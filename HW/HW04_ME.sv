==> flow/design.v <==
module ME(
	clk,
	rst_n,
    block_valid,
	area_valid,
    in_data,
    out_valid,
    out_vector
);
input clk, rst_n, block_valid, area_valid;
input [7:0] in_data;
output logic out_valid;
output logic signed [2:0] out_vector;
parameter S_IDLE = 2'd3, S_IN = 2'd0, S_OUT = 2'd1;
logic [ 11:0] search_0      [4:0];
logic [ 11:0] search_1      [4:0];
logic [ 10:0] search_2      [4:0];
logic [  9:0] search_3      [4:0];
logic [ 11:0] search_0_comb [4:0];
logic [ 11:0] search_1_comb [4:0];
logic [ 10:0] search_2_comb [4:0];
logic [  9:0] search_3_comb [4:0];
logic [ 11:0] CalA_0_comb   [7:0];
logic [ 11:0] CalA_1_comb   [7:0];
logic [ 10:0] CalA_2_comb   [7:0];
logic [  9:0] CalA_3_comb   [7:0];
logic [ 11:0] CalB_0_comb   [7:0];
logic [ 11:0] CalB_1_comb   [7:0];
logic [ 10:0] CalB_2_comb   [7:0];
logic [  9:0] CalB_3_comb   [7:0];
logic [  7:0] curr_block        [15:0];  
logic [  7:0] curr_block_comb   [15:0];
logic [ 11:0] smallest_val, smallest_val_comb;
logic [  5:0] smallest_pos, smallest_pos_comb;
logic [  2:0] xpos, ypos;
logic [  5:0] input_cnt,   input_cnt_comb;  
logic [  1:0] state,       next;
logic signed [2:0] out_vector_comb;
logic              out_valid_comb;
always_ff @(posedge clk, negedge rst_n) begin : Init_ff
    if(!rst_n) state = S_IDLE;
    else       state = next;
end
always_comb begin : State_comb
	search_0_comb[0] = search_0[0];	search_0_comb[1] = search_0[1];	search_0_comb[2] = search_0[2];	search_0_comb[3] = search_0[3];	search_0_comb[4] = search_0[4];
	search_1_comb[0] = search_1[0];	search_1_comb[1] = search_1[1];	search_1_comb[2] = search_1[2];	search_1_comb[3] = search_1[3];	search_1_comb[4] = search_1[4];
	search_2_comb[0] = search_2[0];	search_2_comb[1] = search_2[1];	search_2_comb[2] = search_2[2];	search_2_comb[3] = search_2[3];	search_2_comb[4] = search_2[4];
	search_3_comb[0] = search_3[0];	search_3_comb[1] = search_3[1];	search_3_comb[2] = search_3[2];	search_3_comb[3] = search_3[3];	search_3_comb[4] = search_3[4];
	curr_block_comb[ 0] = curr_block[ 0];	curr_block_comb[ 1] = curr_block[ 1];	curr_block_comb[ 2] = curr_block[ 2];	curr_block_comb[ 3] = curr_block[ 3];
	curr_block_comb[ 4] = curr_block[ 4];	curr_block_comb[ 5] = curr_block[ 5];	curr_block_comb[ 6] = curr_block[ 6];	curr_block_comb[ 7] = curr_block[ 7];
	curr_block_comb[ 8] = curr_block[ 8];	curr_block_comb[ 9] = curr_block[ 9];	curr_block_comb[10] = curr_block[10];	curr_block_comb[11] = curr_block[11];
	curr_block_comb[12] = curr_block[12];	curr_block_comb[13] = curr_block[13];	curr_block_comb[14] = curr_block[14];	curr_block_comb[15] = curr_block[15];
    smallest_pos_comb = smallest_pos;
    smallest_val_comb = smallest_val;
    input_cnt_comb = input_cnt;
    next = state;
    out_valid_comb  = out_valid;
    out_vector_comb = out_vector;
	CalA_0_comb[0] = 0;	CalA_0_comb[1] = 0;	CalA_0_comb[2] = 0;	CalA_0_comb[3] = search_0[0];	CalA_0_comb[4] = search_0[1];	CalA_0_comb[5] = search_0[2];	CalA_0_comb[6] = search_0[3];	CalA_0_comb[7] = search_0[4];
	CalA_1_comb[0] = 0;	CalA_1_comb[1] = 0;	CalA_1_comb[2] = 0;	CalA_1_comb[3] = search_1[0];	CalA_1_comb[4] = search_1[1];	CalA_1_comb[5] = search_1[2];	CalA_1_comb[6] = search_1[3];	CalA_1_comb[7] = search_1[4];
	CalA_2_comb[0] = 0;	CalA_2_comb[1] = 0;	CalA_2_comb[2] = 0;	CalA_2_comb[3] = search_2[0];	CalA_2_comb[4] = search_2[1];	CalA_2_comb[5] = search_2[2];	CalA_2_comb[6] = search_2[3];	CalA_2_comb[7] = search_2[4];
	CalA_3_comb[0] = 0;	CalA_3_comb[1] = 0;	CalA_3_comb[2] = 0;	CalA_3_comb[3] = search_3[0];	CalA_3_comb[4] = search_3[1];	CalA_3_comb[5] = search_3[2];	CalA_3_comb[6] = search_3[3];	CalA_3_comb[7] = search_3[4];
	CalB_0_comb[0] = 0;	CalB_0_comb[1] = 0;	CalB_0_comb[2] = 0;	CalB_0_comb[3] = search_0[0];	CalB_0_comb[4] = search_0[1];	CalB_0_comb[5] = search_0[2];	CalB_0_comb[6] = search_0[3];	CalB_0_comb[7] = search_0[4];
	CalB_1_comb[0] = 0;	CalB_1_comb[1] = 0;	CalB_1_comb[2] = 0;	CalB_1_comb[3] = search_1[0];	CalB_1_comb[4] = search_1[1];	CalB_1_comb[5] = search_1[2];	CalB_1_comb[6] = search_1[3];	CalB_1_comb[7] = search_1[4];
	CalB_2_comb[0] = 0;	CalB_2_comb[1] = 0;	CalB_2_comb[2] = 0;	CalB_2_comb[3] = search_2[0];	CalB_2_comb[4] = search_2[1];	CalB_2_comb[5] = search_2[2];	CalB_2_comb[6] = search_2[3];	CalB_2_comb[7] = search_2[4];
	CalB_3_comb[0] = 0;	CalB_3_comb[1] = 0;	CalB_3_comb[2] = 0;	CalB_3_comb[3] = search_3[0];	CalB_3_comb[4] = search_3[1];	CalB_3_comb[5] = search_3[2];	CalB_3_comb[6] = search_3[3];	CalB_3_comb[7] = search_3[4];
    {ypos, xpos}  = input_cnt;   
	CalA_0_comb[xpos+0] = (in_data > curr_block[ 0]) ? CalB_0_comb[xpos+0] + in_data - curr_block[ 0] : CalB_0_comb[xpos+0] + curr_block[ 0] - in_data; 
	CalA_0_comb[xpos+1] = (in_data > curr_block[ 1]) ? CalB_0_comb[xpos+1] + in_data - curr_block[ 1] : CalB_0_comb[xpos+1] + curr_block[ 1] - in_data; 
	CalA_0_comb[xpos+2] = (in_data > curr_block[ 2]) ? CalB_0_comb[xpos+2] + in_data - curr_block[ 2] : CalB_0_comb[xpos+2] + curr_block[ 2] - in_data; 
	CalA_0_comb[xpos+3] = (in_data > curr_block[ 3]) ? CalB_0_comb[xpos+3] + in_data - curr_block[ 3] : CalB_0_comb[xpos+3] + curr_block[ 3] - in_data; 
	CalA_1_comb[xpos+0] = (in_data > curr_block[ 4]) ? CalB_1_comb[xpos+0] + in_data - curr_block[ 4] : CalB_1_comb[xpos+0] + curr_block[ 4] - in_data; 
	CalA_1_comb[xpos+1] = (in_data > curr_block[ 5]) ? CalB_1_comb[xpos+1] + in_data - curr_block[ 5] : CalB_1_comb[xpos+1] + curr_block[ 5] - in_data; 
	CalA_1_comb[xpos+2] = (in_data > curr_block[ 6]) ? CalB_1_comb[xpos+2] + in_data - curr_block[ 6] : CalB_1_comb[xpos+2] + curr_block[ 6] - in_data; 
	CalA_1_comb[xpos+3] = (in_data > curr_block[ 7]) ? CalB_1_comb[xpos+3] + in_data - curr_block[ 7] : CalB_1_comb[xpos+3] + curr_block[ 7] - in_data; 
	CalA_2_comb[xpos+0] = (in_data > curr_block[ 8]) ? CalB_2_comb[xpos+0] + in_data - curr_block[ 8] : CalB_2_comb[xpos+0] + curr_block[ 8] - in_data; 
	CalA_2_comb[xpos+1] = (in_data > curr_block[ 9]) ? CalB_2_comb[xpos+1] + in_data - curr_block[ 9] : CalB_2_comb[xpos+1] + curr_block[ 9] - in_data; 
	CalA_2_comb[xpos+2] = (in_data > curr_block[10]) ? CalB_2_comb[xpos+2] + in_data - curr_block[10] : CalB_2_comb[xpos+2] + curr_block[10] - in_data; 
	CalA_2_comb[xpos+3] = (in_data > curr_block[11]) ? CalB_2_comb[xpos+3] + in_data - curr_block[11] : CalB_2_comb[xpos+3] + curr_block[11] - in_data; 
	CalA_3_comb[xpos+0] = (in_data > curr_block[12]) ? CalB_3_comb[xpos+0] + in_data - curr_block[12] : CalB_3_comb[xpos+0] + curr_block[12] - in_data; 
	CalA_3_comb[xpos+1] = (in_data > curr_block[13]) ? CalB_3_comb[xpos+1] + in_data - curr_block[13] : CalB_3_comb[xpos+1] + curr_block[13] - in_data; 
	CalA_3_comb[xpos+2] = (in_data > curr_block[14]) ? CalB_3_comb[xpos+2] + in_data - curr_block[14] : CalB_3_comb[xpos+2] + curr_block[14] - in_data; 
	CalA_3_comb[xpos+3] = (in_data > curr_block[15]) ? CalB_3_comb[xpos+3] + in_data - curr_block[15] : CalB_3_comb[xpos+3] + curr_block[15] - in_data; 
    case(state)
        S_IDLE: begin
            search_0_comb[0] = 0;	search_0_comb[1] = 0;	search_0_comb[2] = 0;	search_0_comb[3] = 0;	search_0_comb[4] = 0;
            search_1_comb[0] = 0;	search_1_comb[1] = 0;	search_1_comb[2] = 0;	search_1_comb[3] = 0;	search_1_comb[4] = 0;
            search_2_comb[0] = 0;	search_2_comb[1] = 0;	search_2_comb[2] = 0;	search_2_comb[3] = 0;	search_2_comb[4] = 0;
            search_3_comb[0] = 0;	search_3_comb[1] = 0;	search_3_comb[2] = 0;	search_3_comb[3] = 0;	search_3_comb[4] = 0;
            curr_block_comb[ 0] = 0;	curr_block_comb[ 1] = 0;	curr_block_comb[ 2] = 0;	curr_block_comb[ 3] = 0;
            curr_block_comb[ 4] = 0;	curr_block_comb[ 5] = 0;	curr_block_comb[ 6] = 0;	curr_block_comb[ 7] = 0;
            curr_block_comb[ 8] = 0;	curr_block_comb[ 9] = 0;	curr_block_comb[10] = 0;	curr_block_comb[11] = 0;
            curr_block_comb[12] = 0;	curr_block_comb[13] = 0;	curr_block_comb[14] = 0;	curr_block_comb[15] = 0;
            smallest_val_comb = ~128'd0;
            smallest_pos_comb = 0;
            input_cnt_comb    = 0;
            out_vector_comb   = 0; 
            out_valid_comb    = 0;
            next = S_IN;
        end
        S_IN:   begin
            if(block_valid) begin
                {curr_block_comb[15], curr_block_comb[14], curr_block_comb[13], curr_block_comb[12], 
                 curr_block_comb[11], curr_block_comb[10], curr_block_comb[ 9], curr_block_comb[ 8], 
                 curr_block_comb[ 7], curr_block_comb[ 6], curr_block_comb[ 5], curr_block_comb[ 4], 
                 curr_block_comb[ 3], curr_block_comb[ 2], curr_block_comb[ 1], curr_block_comb[ 0]} = 
                {curr_block[14], curr_block[13], curr_block[12], curr_block[11], 
                 curr_block[10], curr_block[ 9], curr_block[ 8], curr_block[ 7], 
                 curr_block[ 6], curr_block[ 5], curr_block[ 4], curr_block[ 3], 
                 curr_block[ 2], curr_block[ 1], curr_block[ 0], in_data};
            end
            else if(area_valid) begin
                input_cnt_comb = input_cnt + 8'd1;
                if(xpos >= 3 && ypos >= 3) begin 
                    if(CalA_0_comb[xpos] < smallest_val_comb) begin 
                        smallest_val_comb = CalA_0_comb[xpos];
                        smallest_pos_comb = input_cnt;
                    end
                end
                search_0_comb[0] = CalA_0_comb[3];	search_0_comb[1] = CalA_0_comb[4];	search_0_comb[2] = CalA_0_comb[5];	search_0_comb[3] = CalA_0_comb[6];	search_0_comb[4] = CalA_0_comb[7];
                search_1_comb[0] = CalA_1_comb[3];	search_1_comb[1] = CalA_1_comb[4];	search_1_comb[2] = CalA_1_comb[5];	search_1_comb[3] = CalA_1_comb[6];	search_1_comb[4] = CalA_1_comb[7];
                search_2_comb[0] = CalA_2_comb[3];	search_2_comb[1] = CalA_2_comb[4];	search_2_comb[2] = CalA_2_comb[5];	search_2_comb[3] = CalA_2_comb[6];	search_2_comb[4] = CalA_2_comb[7];
                search_3_comb[0] = CalA_3_comb[3];	search_3_comb[1] = CalA_3_comb[4];	search_3_comb[2] = CalA_3_comb[5];	search_3_comb[3] = CalA_3_comb[6];	search_3_comb[4] = CalA_3_comb[7];
                if(xpos == 7) begin
                    search_0_comb[0] = CalA_1_comb[3];	search_0_comb[1] = CalA_1_comb[4];	search_0_comb[2] = CalA_1_comb[5];	search_0_comb[3] = CalA_1_comb[6];	search_0_comb[4] = CalA_1_comb[7];
                    search_1_comb[0] = CalA_2_comb[3];	search_1_comb[1] = CalA_2_comb[4];	search_1_comb[2] = CalA_2_comb[5];	search_1_comb[3] = CalA_2_comb[6];	search_1_comb[4] = CalA_2_comb[7];
                    search_2_comb[0] = CalA_3_comb[3];	search_2_comb[1] = CalA_3_comb[4];	search_2_comb[2] = CalA_3_comb[5];	search_2_comb[3] = CalA_3_comb[6];	search_2_comb[4] = CalA_3_comb[7];
                    search_3_comb[0] = 0;               search_3_comb[1] = 0;	            search_3_comb[2] = 0;               search_3_comb[3] = 0;               search_3_comb[4] = 0;
                end
                if(input_cnt == 63) begin next = S_OUT; input_cnt_comb = 0; end
            end
        end 
        S_OUT:  begin
            out_valid_comb = 1;
            input_cnt_comb[0] = 1'b1;
            if(input_cnt[0]) begin out_vector_comb = 5 - smallest_pos[5:3]; next = S_IDLE; end
            else             begin out_vector_comb = smallest_pos[2:0] - 5;                end
        end
    endcase
end
always_ff @(posedge clk) begin : reg_ff
	search_0[0] = search_0_comb[0];	search_0[1] = search_0_comb[1];	search_0[2] = search_0_comb[2];	search_0[3] = search_0_comb[3];	search_0[4] = search_0_comb[4];
	search_1[0] = search_1_comb[0];	search_1[1] = search_1_comb[1];	search_1[2] = search_1_comb[2];	search_1[3] = search_1_comb[3];	search_1[4] = search_1_comb[4];
	search_2[0] = search_2_comb[0];	search_2[1] = search_2_comb[1];	search_2[2] = search_2_comb[2];	search_2[3] = search_2_comb[3];	search_2[4] = search_2_comb[4];
	search_3[0] = search_3_comb[0];	search_3[1] = search_3_comb[1];	search_3[2] = search_3_comb[2];	search_3[3] = search_3_comb[3];	search_3[4] = search_3_comb[4];
	curr_block[ 0] = curr_block_comb[ 0];	curr_block[ 1] = curr_block_comb[ 1];	curr_block[ 2] = curr_block_comb[ 2];	curr_block[ 3] = curr_block_comb[ 3];
	curr_block[ 4] = curr_block_comb[ 4];	curr_block[ 5] = curr_block_comb[ 5];	curr_block[ 6] = curr_block_comb[ 6];	curr_block[ 7] = curr_block_comb[ 7];
	curr_block[ 8] = curr_block_comb[ 8];	curr_block[ 9] = curr_block_comb[ 9];	curr_block[10] = curr_block_comb[10];	curr_block[11] = curr_block_comb[11];
	curr_block[12] = curr_block_comb[12];	curr_block[13] = curr_block_comb[13];	curr_block[14] = curr_block_comb[14];	curr_block[15] = curr_block_comb[15];
	smallest_val = smallest_val_comb;
	smallest_pos = smallest_pos_comb;
	input_cnt    = input_cnt_comb;
end
always_ff @(posedge clk, negedge rst_n) begin : out_ff
    if(!rst_n) begin 
        out_valid  = 0;
        out_vector = 0; 
    end else begin 
        out_valid  = out_valid_comb; 
        out_vector = out_vector_comb; 
    end
end
endmodule
-- Reports on ME
Tool output for the design above, in the order of the flow.
Lines are those of the file above, counted from 1.
Operators carry their Yosys type and port widths (W data, S select, Z words).
The mark -- stands for no value.
- top: ME
- clock input: clk
- cell library: sky130hd
- library corner: tt_025C_1v80

-- After elaboration
Yosys after proc, flatten, opt, wreduce and memory -nomap, before mapping. Print and check cells are not counted. Equal cells are merged and count once.
- input bits at 12
- noted word width x clocked read ports: 0
- noted latch bits: 0
- bits in read-only memories at 0
- memory bits (writable): 0
- output and inout bits at 4
- elaborated cells: 478
- register bits at 383
- memories kept: 0
- $add $sub $neg: 70
- noted bitwise gates (word level): 0
- noted divide/modulo/power cells: 0
- noted shifts and indexed selects: 0
- noted multiply operators: 0
- muxes and demuxes at 261
- reductions and logical operators: 47
- noted equality and inequality tests: 38
- magnitude comparators: 19
- operator list (operator ; count):
    $pmux W12 S2 ; 60
    $pmux W12 S6 ; 8
    $mux W12 ; 46
    $pmux W11 S2 ; 25
    $pmux W10 S2 ; 25
    $pmux W11 S6 ; 4
    $pmux W8 S2 ; 16
    $pmux W10 S6 ; 4
    $mux W11 ; 19
    $reduce_or A7 Y1 ; 29
    $add A12 B8 Y12 ; 16
    $sub A12 B8 Y12 ; 16
    $mux W10 ; 19
    $gt A8 B8 Y1 ; 16
    $mux W8 ; 16
    $pmux W12 S8 ; 1
    $add A11 B8 Y11 ; 8
    $sub A11 B8 Y11 ; 8
    $add A10 B8 Y10 ; 8
    $sub A10 B8 Y10 ; 8
    $eq A3 B3 Y1 const B ; 16
    $mux W6 ; 7
    $eq A3 B2 Y1 const B ; 8
    $ne A2 B2 Y1 const B ; 7
    $lt A12 B12 Y1 ; 1
    $eq A3 B1 Y1 const B ; 4
    $logic_not A3 Y1 ; 4
    $reduce_or A3 Y1 ; 4
Other operator kinds: 24; their cells: 32.

-- Longest topological paths
Yosys ltp: most cells in a row. Word level: on the elaborated netlist, between registers, memories and ports. Mapped: between sequential cells and ports; inverters and the memories' decode and read muxes count.
- noted depth after elaboration: 21
- noted ABC_AREA: 0
- depth in mapped cells: 37
- depth with buffers taken out at 31

-- After synthesis
Yosys stat after the flow's synthesis: flattened, memories mapped to cells. It holds for the ABC_AREA given above (unset counts as 0); a run with the other value may have another netlist.
- cell types (type ; count ; total area (um^2)):
    sky130_fd_sc_hd__edfxtp_1 ; 377 ; 1.13E+04
    sky130_fd_sc_hd__ha_1 ; 605 ; 7569.76
    sky130_fd_sc_hd__fa_1 ; 256 ; 5.12E+03
    sky130_fd_sc_hd__a21oi_1 ; 572 ; 2.86E+03
    sky130_fd_sc_hd__nor2_1 ; 727 ; 2.73E+03
    sky130_fd_sc_hd__nand2_1 ; 658 ; 2.47E+03
    sky130_fd_sc_hd__inv_1 ; 649 ; 2.44E+03
    sky130_fd_sc_hd__o21ai_0 ; 428 ; 2.14E+03
    sky130_fd_sc_hd__a22oi_1 ; 199 ; 1.49E+03
    sky130_fd_sc_hd__a211oi_1 ; 194 ; 1.46E+03
    sky130_fd_sc_hd__xnor2_1 ; 152 ; 1.33E+03
    sky130_fd_sc_hd__a221oi_1 ; 143 ; 1.25E+03
    sky130_fd_sc_hd__mux2i_1 ; 103 ; 1.03E+03
    sky130_fd_sc_hd__clkbuf_1 ; 266 ; 998.458
    sky130_fd_sc_hd__a21o_1 ; 107 ; 803.27
    sky130_fd_sc_hd__nor3_1 ; 116 ; 580.557
    sky130_fd_sc_hd__xor2_1 ; 66 ; 578.054
    sky130_fd_sc_hd__o22ai_1 ; 92 ; 575.552
Other cell types: 86; their cells: 1203.
- cell count at 6913
- chip area (Yosys): 55645.9 um^2
- mapped flip-flops: 384
- buffer cells at 390
- sequential area at 11497.3 um^2

-- Timing after synthesis
OpenSTA on the mapped netlist: ideal clock, no wires. The path of least setup slack (recovery checks aside). Input and output delay are each 20% of the period. Register names are those of the netlist, which keeps one name where synthesis merged equal registers.
- kind: input-to-reg
- from: in block_valid
- to: reg smallest_pos[0]
- clock period at 16.7 ns
- library setup time at 0.418 ns
- buffers on the path: 0
- noted time at the first pin: 3.340 ns
- path delay at 7.323 ns
- data arrival time at 10.245 ns
- external input delay at 3.340 ns
- data required time: 16.282 ns
- path slack: 6.037 ns
- driving pins on the path at 5
- noted synthesis period reached: 10.663 ns
"path delay" = arrival - input delay + setup time.
"driving pins on the path" counts driving pins, that of a launching flip-flop among them; a cell with two outputs on the path counts twice.
"synthesis period reached" is the clock period less the worst setup slack; recovery checks do not enter. This is arithmetic on one report: input and output delays are still those of the set period (20% each).
The rows between start and end are the longest chain of elaborated cells between them; the timing report does not say that the signal goes this way. Where chains are equally long, one stands for them.
Each line given opens the expression or statement behind the cell; cells for indexed reads and writes are added by Yosys, which also makes memories of some case tables.
The path ends at the enable pin of a flip-flop; only ways to that pin are counted.
- cells stage by stage: sky130_fd_sc_hd__nand3b_1 sky130_fd_sc_hd__nand2_1 sky130_fd_sc_hd__a21boi_0 sky130_fd_sc_hd__nand3_1 sky130_fd_sc_hd__o21ai_0
- cells in the longest elaborated chain: 5
- elaborated cells on any way between the ends at 6
- RTL lines with such cells at 3
- classes of those cells: compare (1); eq/ne (2); mux (2); reduce/logical (1)
- ends and longest elaborated chain, after synthesis (what ; RTL line ; RTL):
    from (decl) ; 10 ; input clk, rst_n, block_valid, area_valid;
    $mux W12 ; 102 ; if(block_valid) begin
    $mux W12 ; 84 ; case(state)
    $lt A12 B12 Y1 ; 115 ; if(CalA_0_comb[xpos] < smallest_val_comb) begin
    $ne A2 B2 Y1 ; -- ;
    $reduce_and A5 Y1 ; -- ;
    to (assign) ; 151 ; smallest_pos = smallest_pos_comb;
    to (decl) ; 34 ; logic [  5:0] smallest_pos, smallest_pos_comb;

-- Path in the finished layout
Path of least setup slack in the final report of flow run 1 (OpenROAD, finished layout, wires in). Where an end is a register, its clock arrival counts in the times.
- kind: reg-to-reg
- from: reg input_cnt[1]
- to: reg smallest_pos[1]
- clock period at 7.99 ns
- buffers on the path: 6
- path slack: 0.22 ns
- noted time at the first pin: 0.71 ns
- data arrival time at 8.23 ns
- library setup time at 0.24 ns
- data required time: 8.45 ns
- driving pins on the path at 31
The rows between start and end are the longest chain of elaborated cells between them; the timing report does not say that the signal goes this way. Where chains are equally long, one stands for them.
The path ends at the enable pin of a flip-flop; only ways to that pin are counted.
- cells stage by stage: sky130_fd_sc_hd__edfxtp_1 sky130_fd_sc_hd__buf_4 sky130_fd_sc_hd__ha_1 sky130_fd_sc_hd__xor2_2 sky130_fd_sc_hd__and2_2 sky130_fd_sc_hd__buf_4 sky130_fd_sc_hd__a22oi_1 sky130_fd_sc_hd__nand2_1 sky130_fd_sc_hd__a221oi_2 sky130_fd_sc_hd__buf_4 sky130_fd_sc_hd__fa_1 sky130_fd_sc_hd__inv_1 sky130_fd_sc_hd__ha_1 sky130_fd_sc_hd__o21ai_0 sky130_fd_sc_hd__nor2_1 sky130_fd_sc_hd__a311oi_1 sky130_fd_sc_hd__o21ai_0 sky130_fd_sc_hd__a41o_1 sky130_fd_sc_hd__xnor2_2 sky130_fd_sc_hd__o21ai_0 sky130_fd_sc_hd__o221a_2 sky130_fd_sc_hd__o311ai_1 sky130_fd_sc_hd__buf_4 sky130_fd_sc_hd__a31oi_1 sky130_fd_sc_hd__ha_1 sky130_fd_sc_hd__nand4_1 sky130_fd_sc_hd__or4_1 sky130_fd_sc_hd__o21ai_0 sky130_fd_sc_hd__buf_4 sky130_fd_sc_hd__o21ai_4 sky130_fd_sc_hd__buf_12
- cells in the longest elaborated chain: 18
- elaborated cells on any way between the ends at 132
- classes of those cells: add/sub (19); compare (2); eq/ne (30); mux (42); reduce/logical (39)
- ends and longest elaborated chain, post-layout (what ; RTL line ; RTL):
    from (decl) ; 36 ; logic [  5:0] input_cnt,   input_cnt_comb;
    from (assign) ; 152 ; input_cnt = input_cnt_comb;
    $add A3 B1 Y3 ; 69 ; CalA_0_comb[xpos+1] = (in_data > curr_block[ 1]) ? CalB_0_comb[xpos+1] + in_data - curr_block[ 1] : CalB_0_com ...
    $eq A3 B2 Y1 ; 69 ;
    $reduce_or A3 Y1 ; -- ;
    $pmux W12 S6 ; 69 ;
    $add A12 B8 Y12 ; 69 ;
    $sub A12 B8 Y12 ; 69 ;
    $mux W12 ; 69 ;
    (+4 left out) ; -- ;
    $mux W12 ; 114 ; if(xpos >= 3 && ypos >= 3) begin
    $mux W12 ; 112 ; else if(area_valid) begin
    $mux W12 ; 102 ; if(block_valid) begin
    $mux W12 ; 84 ; case(state)
    $lt A12 B12 Y1 ; 115 ; if(CalA_0_comb[xpos] < smallest_val_comb) begin
    $ne A2 B2 Y1 ; -- ;
    $reduce_and A5 Y1 ; -- ;
    to (assign) ; 151 ; smallest_pos = smallest_pos_comb;
    to (decl) ; 34 ; logic [  5:0] smallest_pos, smallest_pos_comb;

FLOW RESULTS
============

Settings and measured results of 2 stored flow runs for module ME (sky130hd), not sorted in any way. The constraints put input and output delay at 20% of the set period each and load the outputs with 0.01 pF.
"clock period reached" = clock period - worst setup slack. The figure is calculated, with input and output delays left at 20% of the set period.
"critical path time" means the part of the period allowed to the worst setup path (the constraints hold back 20% at inputs and 20% at outputs) less its slack; where the path has registers, the arrival times of their clocks count too.

Flow run 1
Settings were period_ns = 7.99; CORE_UTILIZATION = 46; PLACE_DENSITY = 0.74; CTS_CLUSTER_SIZE = 83; CAP_MARGIN = 35; CORE_MARGIN = 2; SLEW_MARGIN = 20
- critical path time at 7.77 ns
- kind of the worst setup path: reg-to-reg
- mapped cell area after synthesis at 55645.9 um^2
- noted the clock period reached: 7.767 ns
- noted the full die area: 123767.0 um^2
- summed negative setup slack: 0.000 ns
- noted the standard-cell area after routing: 61878.1 um^2
- worst slack on setup checks: 0.223 ns

Flow run 2
Settings were period_ns = 16.2; CORE_UTILIZATION = 38; PLACE_DENSITY_LB_ADDON = 0.04; CORE_ASPECT_RATIO = 1.34; CORE_MARGIN = 7; CELL_PAD_IN_SITES_DETAIL_PLACEMENT = 1; ABC_AREA = 1; GPL_TIMING_DRIVEN = 0; CTS_CLUSTER_SIZE = 64; CAP_MARGIN = 35; MIN_ROUTING_LAYER = met1; MAX_ROUTING_LAYER = met4; SLEW_MARGIN = 20
- critical path time at 12.54 ns
- kind of the worst setup path: reg-to-reg
- mapped cell area after synthesis at 56327.8 um^2
- noted the clock period reached: 12.542 ns
- noted the full die area: 159323.0 um^2
- summed negative setup slack: 0.000 ns
- noted the standard-cell area after routing: 64717.1 um^2
- worst slack on setup checks: 3.658 ns

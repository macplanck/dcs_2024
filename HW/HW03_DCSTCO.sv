==> flow/design.v <==
module DCSTCO(
	clk,
	rst_n,
    in_valid,
	target_product,
    out_valid,
	ten,
	five,
	one,
	run_out_ing,
	ready_refri,
	ready_kitch,
	valid_refri,
	valid_kitch,
	product_out,
	number_out
);
input        clk, rst_n ;
input        in_valid ;
input        [11:0] target_product ;
input        ready_refri ;
input        ready_kitch ;
output logic out_valid ;
output logic [3:0] ten ;
output logic five ;
output logic [2:0] one ;
output logic run_out_ing ;
output logic valid_refri ;
output logic valid_kitch ;
output logic product_out ;
output logic [5:0] number_out ; 
parameter S_IDLE = 3'd0, S_NUG = 3'd1, S_FRIED = 3'd2, S_APPLE = 3'd3, S_PEACH = 3'd4, S_OUT = 3'd5;
logic out_valid_comb;
logic        enough, enough_comb;
logic [ 2:0] state, next, temp, temp_comb;
logic [ 1:0] cnt,   cnt_comb;
logic [11:0] input_reg, input_reg_comb;
logic [3:0] ten_comb;
logic [1:0] ten_temp;
logic [2:0] one_temp, one_comb;
logic       valid_refri_comb;
logic       valid_kitch_comb;
logic       product_out_comb;
logic [5:0] number_out_comb;
logic [1:0] five_temp_2;
logic       five_temp_1, five_comb;
logic [6:0] shop_reg;
logic [6:0] sum_reg, sum_comb;
logic [6:0] nug_comb, fried_comb ;
logic [6:0] apple_comb , peach_comb;
logic run_out_ing_comb;
logic [6:0] nugget_in_shop, fried_rice_in_shop ;
logic [6:0] apple_in_shop , peach_in_shop ;
always_ff @(posedge clk, negedge rst_n) begin: init_ff
	if(~rst_n) begin
		state <= S_IDLE;
		temp  <= S_IDLE;
		fried_rice_in_shop <= 0;
		nugget_in_shop     <= 0;
		apple_in_shop      <= 0;
		peach_in_shop      <= 0;
	end
	else begin
		state <= next;
		temp  <= temp_comb;
		fried_rice_in_shop <= fried_comb;
		nugget_in_shop     <= nug_comb;
		apple_in_shop      <= apple_comb;
		peach_in_shop      <= peach_comb;
	end
end
always_comb begin : init_comb
	input_reg_comb = input_reg;
	temp_comb = temp;
	next = state;
	valid_kitch_comb = 0;
	valid_refri_comb = 0;
	run_out_ing_comb = 0;
	out_valid_comb   = 0;
	enough_comb = enough;
	product_out_comb = 0;
	number_out_comb  = 0;
	sum_comb = sum_reg;
	ten_comb  = 0;
	one_comb  = 0;
	five_comb = 0;
	fried_comb = fried_rice_in_shop;
	nug_comb   = nugget_in_shop;
	apple_comb = apple_in_shop;
	peach_comb = peach_in_shop;
	if(in_valid) begin
		input_reg_comb = target_product;
		enough_comb = 1;
		next = S_PEACH;
	end
	else begin
		case(state)
			S_PEACH: begin
				if(input_reg[2:0] > peach_in_shop && ready_refri) begin
					number_out_comb  = 50 - peach_in_shop;
					valid_refri_comb = 1; 
					product_out_comb = 0;
					enough_comb      = 0;
					peach_comb       = 50;
					ten_comb  = 0;
					one_comb  = 0;
					five_comb = 0;
					next = S_FRIED;
				end
				else if(enough && peach_in_shop >= input_reg[2:0]) begin
					sum_comb    = input_reg[2:0] * 4;
					enough_comb = 1;
					next = S_FRIED; 
				end
			end
			S_APPLE: begin
				if(input_reg[5:3] > apple_in_shop && ready_refri) begin
					number_out_comb  = 50 - apple_in_shop;
					valid_refri_comb = 1;
					product_out_comb = 1;
					enough_comb      = 0;
					apple_comb       = 50;
					ten_comb  = 0;
					one_comb  = 0;
					five_comb = 0;
					next = S_NUG; 
				end
				else if(!enough && apple_in_shop >= input_reg[5:3]) begin
					ten_comb  = 0;
					one_comb  = 0;
					five_comb = 0;
					next = S_NUG;
				end
				else if(enough && apple_in_shop >= input_reg[5:3]) begin
					sum_comb    = sum_reg + input_reg[5:3] * 2;
					enough_comb = 1;
					next = S_NUG; 
				end
			end
			S_FRIED: begin
				if(input_reg[8:6] > fried_rice_in_shop && ready_kitch) begin
					number_out_comb  = 50 - fried_rice_in_shop;
					valid_kitch_comb = 1;
					product_out_comb = 0;
					enough_comb      = 0;
					fried_comb       = 50;
					ten_comb  = 0;
					one_comb  = 0;
					five_comb = 0;
					next = S_APPLE;
				end
				else if(!enough && fried_rice_in_shop >= input_reg[8:6]) begin
					ten_comb  = 0;
					one_comb  = 0;
					five_comb = 0;
					next = S_APPLE;
				end
				else if(enough && fried_rice_in_shop >= input_reg[8:6]) begin
					sum_comb    = sum_reg + input_reg[8:6] * 5;
					enough_comb = 1;
					next = S_APPLE; 
				end
			end
			S_NUG: begin
				if(input_reg[11:9] > nugget_in_shop && ready_kitch) begin
					number_out_comb  = 50 - nugget_in_shop;
					valid_kitch_comb = 1;
					product_out_comb = 1;
					enough_comb      = 0;
					nug_comb         = 50;
					out_valid_comb   = 1;
					run_out_ing_comb = 1;
					ten_comb  = 0;
					one_comb  = 0;
					five_comb = 0;
					next = S_IDLE; 
				end
				else if(!enough && nugget_in_shop >= input_reg[11:9]) begin
					ten_comb  = 0;
					one_comb  = 0;
					five_comb = 0;
					out_valid_comb   = 1;
					run_out_ing_comb = 1;
					next = S_IDLE; 
				end
				else if(enough && nugget_in_shop >= input_reg[11:9]) begin
					sum_comb    = sum_reg + input_reg[11:9] * 3;
					enough_comb = 1;
					next        = S_OUT; 
				end
			end
		endcase
		if(next == S_OUT) begin
			nug_comb   = nugget_in_shop     - input_reg[11:9];
			fried_comb = fried_rice_in_shop - input_reg[ 8:6];
			apple_comb = apple_in_shop      - input_reg[ 5:3];
			peach_comb = peach_in_shop      - input_reg[ 2:0];
			out_valid_comb = 1;
			{ten_comb, five_comb}  = sum_comb / 5;
			one_comb  = (sum_comb % 5);
			sum_comb = 0;
			next = S_IDLE;
		end
	end
end
always_ff @(posedge clk, negedge rst_n) begin: temp_ff
	if(~rst_n) begin
		five <= 0;
		one  <= 0;
		ten  <= 0;
		sum_reg <= 0;
		out_valid <= 0;
		enough    <= 0;
		input_reg <= 0;
		valid_kitch <= 0;
		valid_refri <= 0;
		number_out  <= 0;
		product_out <= 0;
		run_out_ing <= 0;
	end
	else begin
		five <= five_comb;
		one  <= one_comb;
		ten  <= ten_comb;
		sum_reg <= sum_comb;
		out_valid <= out_valid_comb;
		enough    <= enough_comb;
		input_reg <= input_reg_comb;
		valid_kitch <= valid_kitch_comb;
		valid_refri <= valid_refri_comb;
		number_out  <= number_out_comb;
		product_out <= product_out_comb;
		run_out_ing <= run_out_ing_comb;
	end
end
endmodule
---- Step by step through the tools: DCSTCO ----
The steps from the RTL of DCSTCO to its reports follow in flow order.
Line numbers count from 1 in the design file above.
Library cell names are shortened.
A cell with -- has no value.
set-up
  top module .............................. DCSTCO
  clock ................................... clk
  standard-cell library ................... sky130hd
  timing corner ........................... tt_025C_1v80

---- Word-level counts ----
Yosys after proc, flatten, opt, wreduce and memory -nomap, before mapping. Memory bits, and registers merged into a memory's read port (data or address), are not among the register bits. Print and check cells are not counted. Equal cells are merged and count once.
storage and ports
  cells after elaboration ................. 161
  input port bits ......................... 17
  register bits ........................... 70
operators by class
  mux-type cells .......................... 82
  divide/modulo/power cells ............... 2
  $lt $le $gt $ge ......................... 8
  reduce/logical cells .................... 26
  $add $sub $neg .......................... 11
  bitwise gates (word level) .............. 1
  equal/unequal tests ..................... 12
  multiply operators ...................... 2
operators by type and width
  kind                                            count
  2-to-1 mux 7 bit                                25
  divider 7 x 3 -> 32 bit with constant B         1
  remainder unit 7 x 3 -> 32 bit with constant B  1
  2-to-1 mux 3 bit                                16
  2-to-1 mux 6 bit                                5
  > comparator 3 x 7 -> 1 bit                     4
  inequality test 4 bit with constant B           7
  subtractor 7 x 3 -> 7 bit                       4
  greater-or-equal comparator 7 x 3 -> 1 bit      4
  parallel mux 7 bit (select 4 bit)               1
  2-to-1 mux 1 bit                                27
  subtractor 6 bit with constant A                4
  parallel mux 6 bit (select 4 bit)               1
  multiplier 3 x 3 -> 6 bit with constant B       1
  nonzero test 2 bit                              8
  AND reduction 3 bit                             4
  parallel mux 3 bit (select 4 bit)               1
  logical AND 1 bit                               11
  multiplier 3 x 2 -> 5 bit with constant B       1
  AND reduction 8 bit                             1
  2-to-1 mux 4 bit                                2
  adder 7 x 4 -> 7 bit                            1
  adder 7 x 5 -> 7 bit                            1
  adder 7 x 6 -> 7 bit                            1
  equality test 3 x 2 -> 1 bit with constant B    2
  equality test 3 bit with constant B             2
  parallel mux 1 bit (select 2 bit)               3
  nonzero test 5 bit                              1
Other operator kinds: 4; their cells: 4.

---- Depth ----
Depth = most cells in a row (Yosys ltp): at word level without a register or memory, in the mapped netlist without a sequential cell, where the memories' decode and read muxes count.
logic depth
  depth after elaboration ................. 10
  ABC_AREA ................................ 0
  mapped depth ............................ 33
  mapped depth without buffers ............ 31

---- Mapped cells and area ----
Source: synth_stat.txt of the flow (Yosys; design flattened, memories mapped). It holds for the ABC_AREA given above (unset counts as 0); a run with the other value may have another netlist.
Totals and module areas in this step are rounded.
synthesis totals
  mapped cells ............................ 747
  mapped area ............................. 6360 µm²
  mapped flip-flops ....................... 74
cells by type
  cell      count  total area (µm²)
  dfrtp_1   74     1.85E+03
  ha_1      42     525.504
  a21oi_1   53     265.254
  nand2_1   66     247.738
  o21ai_0   47     235.226
  fa_1      10     200.192
  nor2_1    53     198.941
  inv_1     49     183.926
  xor2_1    18     157.651
  xnor2_1   16     140.134
  nor3_1    26     130.125
  nand3_1   23     115.11
  nand2b_1  18     112.608
  clkbuf_1  29     108.854
  mux2_2    8      90.086
  mux2i_1   9      90.086
  o211ai_1  12     90.086
  a31oi_1   13     81.328
Not listed: further types 75, cells in them 181.

---- Timing after synthesis ----
Path of least setup slack by OpenSTA after synthesis, without wires, with an ideal clock, recovery checks aside; 20% of the period is set as input and as output delay. Where synthesis merged equal registers, the netlist keeps one of their names.
path after synthesis
  path kind ............................... input-to-reg
  from .................................... input port ready_kitch
  to ...................................... register one[0]
  path slack .............................. 1.453 ns
  arrival time ............................ 7.309 ns
  time at the first pin ................... 1.768 ns
  path delay .............................. 5.619 ns
  driving pins on the path ................ 27
  required time ........................... 8.762 ns
  external input delay .................... 1.768 ns
  clock period ............................ 8.84 ns
  period reached after synthesis .......... 7.387 ns
"path delay" = arrival - input delay + setup time.
"driving pins on the path": output pins that drive a net of the path, with the launching flip-flop's if there is one; two outputs of one cell count as two.
"period reached after synthesis" is the clock period less the worst setup slack; recovery checks do not enter. This is arithmetic on one report: input and output delays are still those of the set period (20% each).
Between the ends stands the longest chain of elaborated cells between them, by number of cells; it is not shown to be the way that was timed. Of several equally long chains one is given.
Each line given opens the expression or statement behind the cell; cells for indexed reads and writes are added by Yosys, which also makes memories of some case tables.
between the ends, after synthesis
  cells stage by stage .................... clkbuf_1 nand2b_1 a31oi_1 o21ai_0 a21boi_1 a21oi_1 buf_2 nand2b_1 inv_1 ha_1 inv_1 ha_1 a21oi_1 nand2_1 o21ai_0 clkbuf_1 nand4_1 a41o_1 o21ai_0 inv_1 ha_1 a221oi_1 nor4b_4 mux2_2 a21boi_2 or3_1 a21oi_1
  cells in the longest elaborated chain ... 7
  elaborated cells on any way between the ends .. 14
  source lines of those cells ............. 6
  those cells by class .................... 1 x div; 1 x eq/ne; 10 x mux; 2 x reduce/logical
RTL lines, path after synthesis
  element                            line  source
  start, declared                    22    input        ready_kitch ;
  logical AND 1 bit                  165   if(input_reg[11:9] > nugget_in_shop && ready_kitch) begin
  2-to-1 mux 7 bit                   165
  parallel mux 7 bit (select 4 bit)  97    case(state)
  2-to-1 mux 7 bit                   91    if(in_valid) begin
  remainder unit 7 x 3 -> 32 bit     200   one_comb = (sum_comb % 5);
  2-to-1 mux 3 bit                   193   if(next == S_OUT) begin
  2-to-1 mux 3 bit                   91
  end, assigned                      209   one <= 0;
  end, assigned                      223   one <= one_comb;
  end, declared                      26    output logic [2:0] one ;

---- Path in the finished layout ----
From the final timing report of record 1: the path of least setup slack in the routed layout; clock arrival at registers is part of the times.
path post-layout
  path kind ............................... input-to-reg
  from .................................... input port ready_kitch
  to ...................................... register one[0]
  clock period ............................ 11.3 ns
  path slack .............................. 2.02 ns
  time at the first pin ................... 2.26 ns
  driving pins on the path ................ 26
  required time ........................... 11.57 ns
  external input delay .................... 2.26 ns
  arrival time ............................ 9.56 ns
Between the ends stands the longest chain of elaborated cells between them, by number of cells; it is not shown to be the way that was timed. Of several equally long chains one is given.
between the ends, post-layout
  cells stage by stage .................... clkbuf_1 nand2b_1 a31oi_1 o21ai_0 a21boi_1 a21oi_1 buf_2 nand2b_1 inv_1 ha_1 nand2b_1 o21a_1 buf_2 xnor2_1 nand4_1 a41o_1 o21ai_0 inv_1 ha_1 a221oi_1 nor4b_4 xnor2_1 ha_1 a21boi_2 or3_1 a21oi_1
  cells in the longest elaborated chain ... 7
  elaborated cells on any way between the ends .. 14
  source lines of those cells ............. 6
  those cells by class .................... 1 x div; 1 x eq/ne; 10 x mux; 2 x reduce/logical
RTL lines, path post-layout
  element                            line  source
  start, declared                    22    input        ready_kitch ;
  logical AND 1 bit                  165   if(input_reg[11:9] > nugget_in_shop && ready_kitch) begin
  2-to-1 mux 7 bit                   165
  parallel mux 7 bit (select 4 bit)  97    case(state)
  2-to-1 mux 7 bit                   91    if(in_valid) begin
  remainder unit 7 x 3 -> 32 bit     200   one_comb = (sum_comb % 5);
  2-to-1 mux 3 bit                   193   if(next == S_OUT) begin
  2-to-1 mux 3 bit                   91
  end, assigned                      209   one <= 0;
  end, assigned                      223   one <= one_comb;
  end, declared                      26    output logic [2:0] one ;

Lab notebook: DCSTCO

Record of 2 stored runs of the RTL-to-layout flow on DCSTCO, platform sky130hd. The runs are unordered. Constraints: input delay and output delay 20% of the set period each, output load 0.01 pF.
"period reached" means the clock period less the worst setup slack. The figure is calculated, with input and output delays left at 20% of the set period.
"time used up by the worst setup path" is the time allowed to the run's worst setup path (the clock period less input and output delay, where it has them) less its slack. Clock arrival times count: a late capture clock shortens it, a late launch clock lengthens it.
Measured values are rounded.

---- record 1 ----
settings
  period_ns = 11.3
  CORE_UTILIZATION = 22
  SETUP_SLACK_MARGIN = 0.25
  PLACE_DENSITY_LB_ADDON = 0.29
  CELL_PAD_IN_SITES_DETAIL_PLACEMENT = 2
  TNS_END_PERCENT = 70
  ABC_AREA = 0
  GPL_TIMING_DRIVEN = 0
  CTS_CLUSTER_SIZE = 26
  MAX_ROUTING_LAYER = met5
  CAP_MARGIN = 20
  CORE_MARGIN = 2
  SLEW_MARGIN = 20
results
  smallest hold slack ..................... 0.470 ns
  die area ................................ 30300 µm²
  time used up by the worst setup path .... 7.02 ns
  type of the worst setup path ............ input-to-reg
  cell area after synthesis ............... 6360 µm²
  post-route utilization .................. 0.262
  period reached .......................... 9.285 ns
  summed negative setup slack ............. 0.000 ns
  standard-cell area of the final layout .. 7510 µm²
  smallest setup slack .................... 2.02 ns

---- record 2 ----
settings
  period_ns = 7.41
  CORE_UTILIZATION = 41
  SETUP_SLACK_MARGIN = 2.04
  PLACE_DENSITY_LB_ADDON = 0.29
  CORE_MARGIN = 3
  TNS_END_PERCENT = 100
  ABC_AREA = 1
  GPL_TIMING_DRIVEN = 0
  GPL_ROUTABILITY_DRIVEN = 0
  CTS_CLUSTER_SIZE = 73
  CTS_CLUSTER_DIAMETER = 93
  CAP_MARGIN = 20
  SLEW_MARGIN = 20
results
  smallest hold slack ..................... 0.466 ns
  die area ................................ 16600 µm²
  time used up by the worst setup path .... 5.64 ns
  type of the worst setup path ............ reg-to-reg
  cell area after synthesis ............... 6180 µm²
  post-route utilization .................. 0.531
  period reached .......................... 5.637 ns
  summed negative setup slack ............. 0.000 ns
  standard-cell area of the final layout .. 7770 µm²
  smallest setup slack .................... 1.77 ns
